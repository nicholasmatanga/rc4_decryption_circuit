==> flow/design.v <==
`default_nettype none
module init_s_memory_state_machine(
        input logic clk,reset,
        output logic [7:0] address, data,
        output logic wren, done
);
logic count_enable, finish;
logic [7:0] counter_value;
logic [4:0] state, next_state;
parameter [4:0] IDLE = 5'b100_00,
                INIT_STATE = 5'b011_00,
                WRITE_TO_MEM = 5'b000_01,
                INCREMENT_COUNT = 5'b000_10,
                CHECK_IF_DONE = 5'b001_00,
                BUFFER_STATE = 5'b010_00;
initial state = INIT_STATE;
counter send_to_s(
    .clk(clk),
    .reset(reset),
    .count_enable(count_enable),
    .q(counter_value)
);
always_ff@(posedge clk or posedge reset)
    if(reset) state <= INIT_STATE;
    else state <= next_state;
always_comb
begin
    case(state)
    INIT_STATE: next_state = BUFFER_STATE;
    WRITE_TO_MEM: next_state = CHECK_IF_DONE;
    CHECK_IF_DONE:  if(finish) next_state = IDLE;
                    else next_state = INCREMENT_COUNT;
    INCREMENT_COUNT: next_state = BUFFER_STATE;
    BUFFER_STATE: next_state = WRITE_TO_MEM;
    IDLE: next_state = IDLE;
    default: next_state = INIT_STATE;
    endcase
end
assign finish = (counter_value == 8'hFF);
assign wren = state[0];
assign count_enable = state[1];
assign address = counter_value;
assign data = counter_value;
assign done = state[4];
endmodule
module counter
#(parameter N = 8, M = 24'd0)
(
            input logic clk, reset,count_enable,
            output logic [N-1:0] q
);
initial q = M;
always_ff@(posedge clk, posedge reset)
begin
    if(reset)   q <= 0;
    else if(count_enable) q <= q + 1'b1;
end
endmodule
== Step by step through the tools: init_s_memory_state_machine ==
Tool output for the design above, in the order of the flow.
Line numbers count from 1 in the design file above.
Operators carry their Yosys type and port widths (W data, S select, Z words).
Not given: -
Inputs
  top module: init_s_memory_state_machine
  clock input: clk
  cell library: sky130hd
  library corner: tt_025C_1v80

== After elaboration ==
Yosys after proc, flatten, opt, wreduce and memory -nomap, before mapping. Enables and synchronous resets that opt folds into registers are not counted as muxes. Memory bits, and registers merged into a memory's read port (data or address), are not among the register bits. Print and check cells are not counted. Equal cells are merged and count once.
Operators by class
  eq/ne operators: 7
  reductions and logical operators: 1
  multiplexer cells: 2
  $add $sub $neg: 1
Operators with widths (number)
  $pmux W5 S5: 1
  $eq A5 B4 Y1 const B: 2
  $add A8 B1 Y8 const B: 1
  $eq A8 B8 Y1 const B: 1
  $eq A5 B1 Y1 const B: 1
  $eq A5 B2 Y1 const B: 1
  $eq A5 B3 Y1 const B: 1
  $eq A5 B5 Y1 const B: 1
  $mux W5: 1
  $reduce_or A2 Y1: 1
Storage and ports
  flip-flop bits (word level): 13
  output and inout port bits: 18
  cells after elaboration: 13
  input bits: 2

== Longest topological paths ==
Yosys ltp: most cells in a row. Word level: on the elaborated netlist, between registers, memories and ports. Mapped: between sequential cells and ports; inverters and the memories' decode and read muxes count.
Logic depth
  depth after elaboration: 3
  ABC_AREA: 1
  depth in mapped cells: 6
  mapped depth without buffers: 6

== After synthesis ==
Yosys stat after the flow's synthesis: flattened, memories mapped to cells. It holds for the ABC_AREA given above (unset counts as 0); a run with the other value may have another netlist.
Cells by type
  sky130_fd_sc_hd__dfrtp_1: number 11, area in all 275.264 sq um
  sky130_fd_sc_hd__buf_4: number 8, area in all 60.058 sq um
  sky130_fd_sc_hd__dfstp_2: number 2, area in all 52.55 sq um
  sky130_fd_sc_hd__xnor2_1: number 4, area in all 35.034 sq um
  sky130_fd_sc_hd__inv_1: number 9, area in all 33.782 sq um
  sky130_fd_sc_hd__nand2_1: number 7, area in all 26.275 sq um
  sky130_fd_sc_hd__nor2_1: number 7, area in all 26.275 sq um
  sky130_fd_sc_hd__xor2_1: number 3, area in all 26.275 sq um
  sky130_fd_sc_hd__nor2_4: number 2, area in all 22.522 sq um
  sky130_fd_sc_hd__nand3_1: number 4, area in all 20.019 sq um
  sky130_fd_sc_hd__nand4_1: number 3, area in all 18.768 sq um
  sky130_fd_sc_hd__ha_1: number 1, area in all 12.512 sq um
  sky130_fd_sc_hd__nand2_2: number 2, area in all 12.512 sq um
  sky130_fd_sc_hd__buf_6: number 1, area in all 11.261 sq um
  sky130_fd_sc_hd__nand2_4: number 1, area in all 11.261 sq um
  sky130_fd_sc_hd__nand3_2: number 1, area in all 10.01 sq um
  sky130_fd_sc_hd__nand3b_1: number 1, area in all 7.507 sq um
  sky130_fd_sc_hd__o21bai_1: number 1, area in all 7.507 sq um
Not listed: further types 4, cells in them 4.
Synthesis totals
  mapped cells: 72
  mapped area: 689.4 sq um
  flip-flops: 13

== Path before layout ==
Source: OpenSTA report_checks on the synthesized netlist (no wires, ideal clock, input and output delay 20% of the period each), path of least setup slack; recovery checks are left aside. Register names are those of the netlist, which keeps one name where synthesis merged equal registers.
Timing path post-synthesis
  kind: reg-to-reg
  start: reg send_to_s.q[0]
  end: reg send_to_s.q[6]
  time at the first pin: 0.000 ns
  slack: 0.265 ns
  arrival: 1.067 ns
  driving pins on the path: 7
  setup time: 0.118 ns
  delay of the path: 1.185 ns
  period: 1.45 ns
  buffers on the path: 0
  period reached after synthesis: 1.185 ns
"delay of the path" is the arrival time less input delay plus setup time.
"driving pins on the path": output pins that drive a net of the path, with the launching flip-flop's if there is one; two outputs of one cell count as two.
"period reached after synthesis" is the clock period less the worst setup slack; recovery checks do not enter. This is arithmetic on one report: input and output delays are still those of the set period (20% each).
The rows between start and end are the longest chain of elaborated cells between them; the timing report does not say that the signal goes this way. Where chains are equally long, one stands for them.
A line is the first line of the expression or statement that the cell stems from. Yosys adds cells for indexed reads and writes and turns some case tables into memories.
On the way, post-synthesis
  cell sequence: sky130_fd_sc_hd__dfrtp_1 -> sky130_fd_sc_hd__ha_1 -> sky130_fd_sc_hd__nand2_2 -> sky130_fd_sc_hd__inv_1 -> sky130_fd_sc_hd__nand2_1 -> sky130_fd_sc_hd__xor2_1 -> sky130_fd_sc_hd__inv_1
  cells in the longest elaborated chain: 1
  elaborated cells between the ends (all ways): 1
  RTL lines with such cells: 1
  classes of those cells: add/sub: 1
RTL lines, path post-synthesis
  from (decl): line 50  | output logic [N-1:0] q
  from (assign): line 55  | if(reset)   q <= 0;
  from (assign): line 56  | else if(count_enable) q <= q + 1'b1;
  $add A8 B1 Y8: line 56
  to (assign): line 55
  to (assign): line 56
  to (decl): line 50

== Worst path after layout ==
Path of least setup slack in the final report of stored run 1 (OpenROAD, finished layout, wires in). Where an end is a register, its clock arrival counts in the times.
Timing path post-layout
  kind: reg-to-output
  start: reg state[4]
  end: out done
  arrival: 0.98 ns
  driving pins on the path: 2
  slack: 0.10 ns
  time at the first pin: 0.26 ns
  period: 1.35 ns
  buffers on the path: 1
On the way, post-layout
  cell sequence: sky130_fd_sc_hd__dfrtp_1 -> sky130_fd_sc_hd__dlygate4sd2_1
  cells in the longest elaborated chain: 0
  elaborated cells between the ends (all ways): 0
  RTL lines with such cells: 0
RTL lines, path post-layout
  from (decl): line 9  | logic [4:0] state, next_state;
  from (assign): line 24  | if(reset) state <= INIT_STATE;
  from (assign): line 25  | else state <= next_state;
  to (decl): line 5  | output logic wren, done

==> results <==
Below are 2 stored runs of the flow (Yosys, OpenROAD; platform sky130hd) on init_s_memory_state_machine, each with its settings and what was measured, unordered. Constraints: input delay and output delay 20% of the set period each, output load 0.01 pF.
"achieved clock period (ns)" is the run's clock period less its worst setup slack. It is reckoned from that one timing run; input and output delays stay at 20% of the period that was set.
By "worst setup path time (ns)" is meant the share of the clock period that the worst setup path is allowed (20% is reserved at inputs, 20% at outputs), minus its slack. Clock arrival times at its registers enter into it.

Flow files of stored run 1
==> flow/run.sh <==
#!/bin/bash
# the make line also repeats the synthesis and layout settings of config.mk as NAME=value (left out here)
make -C /OpenROAD-flow-scripts/flow DESIGN_CONFIG=/design/flow/config.mk WORK_HOME=/design/flow/orfs CLKGATE_MAP_FILE= finish
==> flow/config.mk <==
export PLATFORM = sky130hd
export DESIGN_NAME = init_s_memory_state_machine
export DESIGN_NICKNAME = init_s_memory_state_machine
export VERILOG_FILES = /design/flow/design.v
export SDC_FILE = /design/flow/constraint.sdc
export NUM_CORES = 4
export LEC_CHECK = 0
export ABC_AREA = 1
export CAP_MARGIN = 20
export CELL_PAD_IN_SITES_GLOBAL_PLACEMENT = 1
export CORE_MARGIN = 2
export CORE_UTILIZATION = 51
export CTS_CLUSTER_DIAMETER = 349
export CTS_CLUSTER_SIZE = 42
export GPL_TIMING_DRIVEN = 1
export MAX_ROUTING_LAYER = met4
export PLACE_DENSITY = 0.47
export SLEW_MARGIN = 25
export TNS_END_PERCENT = 100
==> flow/constraint.sdc <==
create_clock -name core_clock -period 1.35 [get_ports {clk}]
set_input_delay 0.2700 -clock core_clock [delete_from_list [all_inputs] [get_ports {clk}]]
set_output_delay 0.2700 -clock core_clock [all_outputs]
set_load 0.01 [all_outputs]

report of stored run 1
yosys chip area after synthesis (um^2): 689.4
finish__design__die__area: 1661.8
finish__design__instance__area__stdcell: 918.4
finish__timing__setup__ws: 0.104
finish__timing__setup__tns: 0.000
finish__timing__hold__ws: 0.294
achieved clock period (ns): 1.246
worst setup path time (ns): 0.98
worst setup path kind: reg-to-output

Flow files of stored run 2
==> flow/run.sh <==
#!/bin/bash
# the make line also repeats the synthesis and layout settings of config.mk as NAME=value (left out here)
make -C /OpenROAD-flow-scripts/flow DESIGN_CONFIG=/design/flow/config.mk WORK_HOME=/design/flow/orfs CLKGATE_MAP_FILE= finish
==> flow/config.mk <==
export PLATFORM = sky130hd
export DESIGN_NAME = init_s_memory_state_machine
export DESIGN_NICKNAME = init_s_memory_state_machine
export VERILOG_FILES = /design/flow/design.v
export SDC_FILE = /design/flow/constraint.sdc
export NUM_CORES = 4
export LEC_CHECK = 0
export CAP_MARGIN = 20
export CELL_PAD_IN_SITES_DETAIL_PLACEMENT = 0
export CORE_ASPECT_RATIO = 1.62
export CORE_MARGIN = 10
export CORE_UTILIZATION = 15
export CTS_CLUSTER_DIAMETER = 240
export GPL_ROUTABILITY_DRIVEN = 1
export GPL_TIMING_DRIVEN = 0
export HOLD_SLACK_MARGIN = 0.07
export MIN_ROUTING_LAYER = met2
export PLACE_DENSITY_LB_ADDON = 0.09
export SLEW_MARGIN = 35
export TNS_END_PERCENT = 100
==> flow/constraint.sdc <==
create_clock -name core_clock -period 2.04 [get_ports {clk}]
set_input_delay 0.4080 -clock core_clock [delete_from_list [all_inputs] [get_ports {clk}]]
set_output_delay 0.4080 -clock core_clock [all_outputs]
set_load 0.01 [all_outputs]

report of stored run 2
yosys chip area after synthesis (um^2): 651.9
finish__design__die__area: 7459.9
finish__design__instance__area__stdcell: 947.2
finish__timing__setup__ws: 0.265
finish__timing__setup__tns: 0.000
finish__timing__hold__ws: 0.516
achieved clock period (ns): 1.775
worst setup path time (ns): 1.37
worst setup path kind: reg-to-output
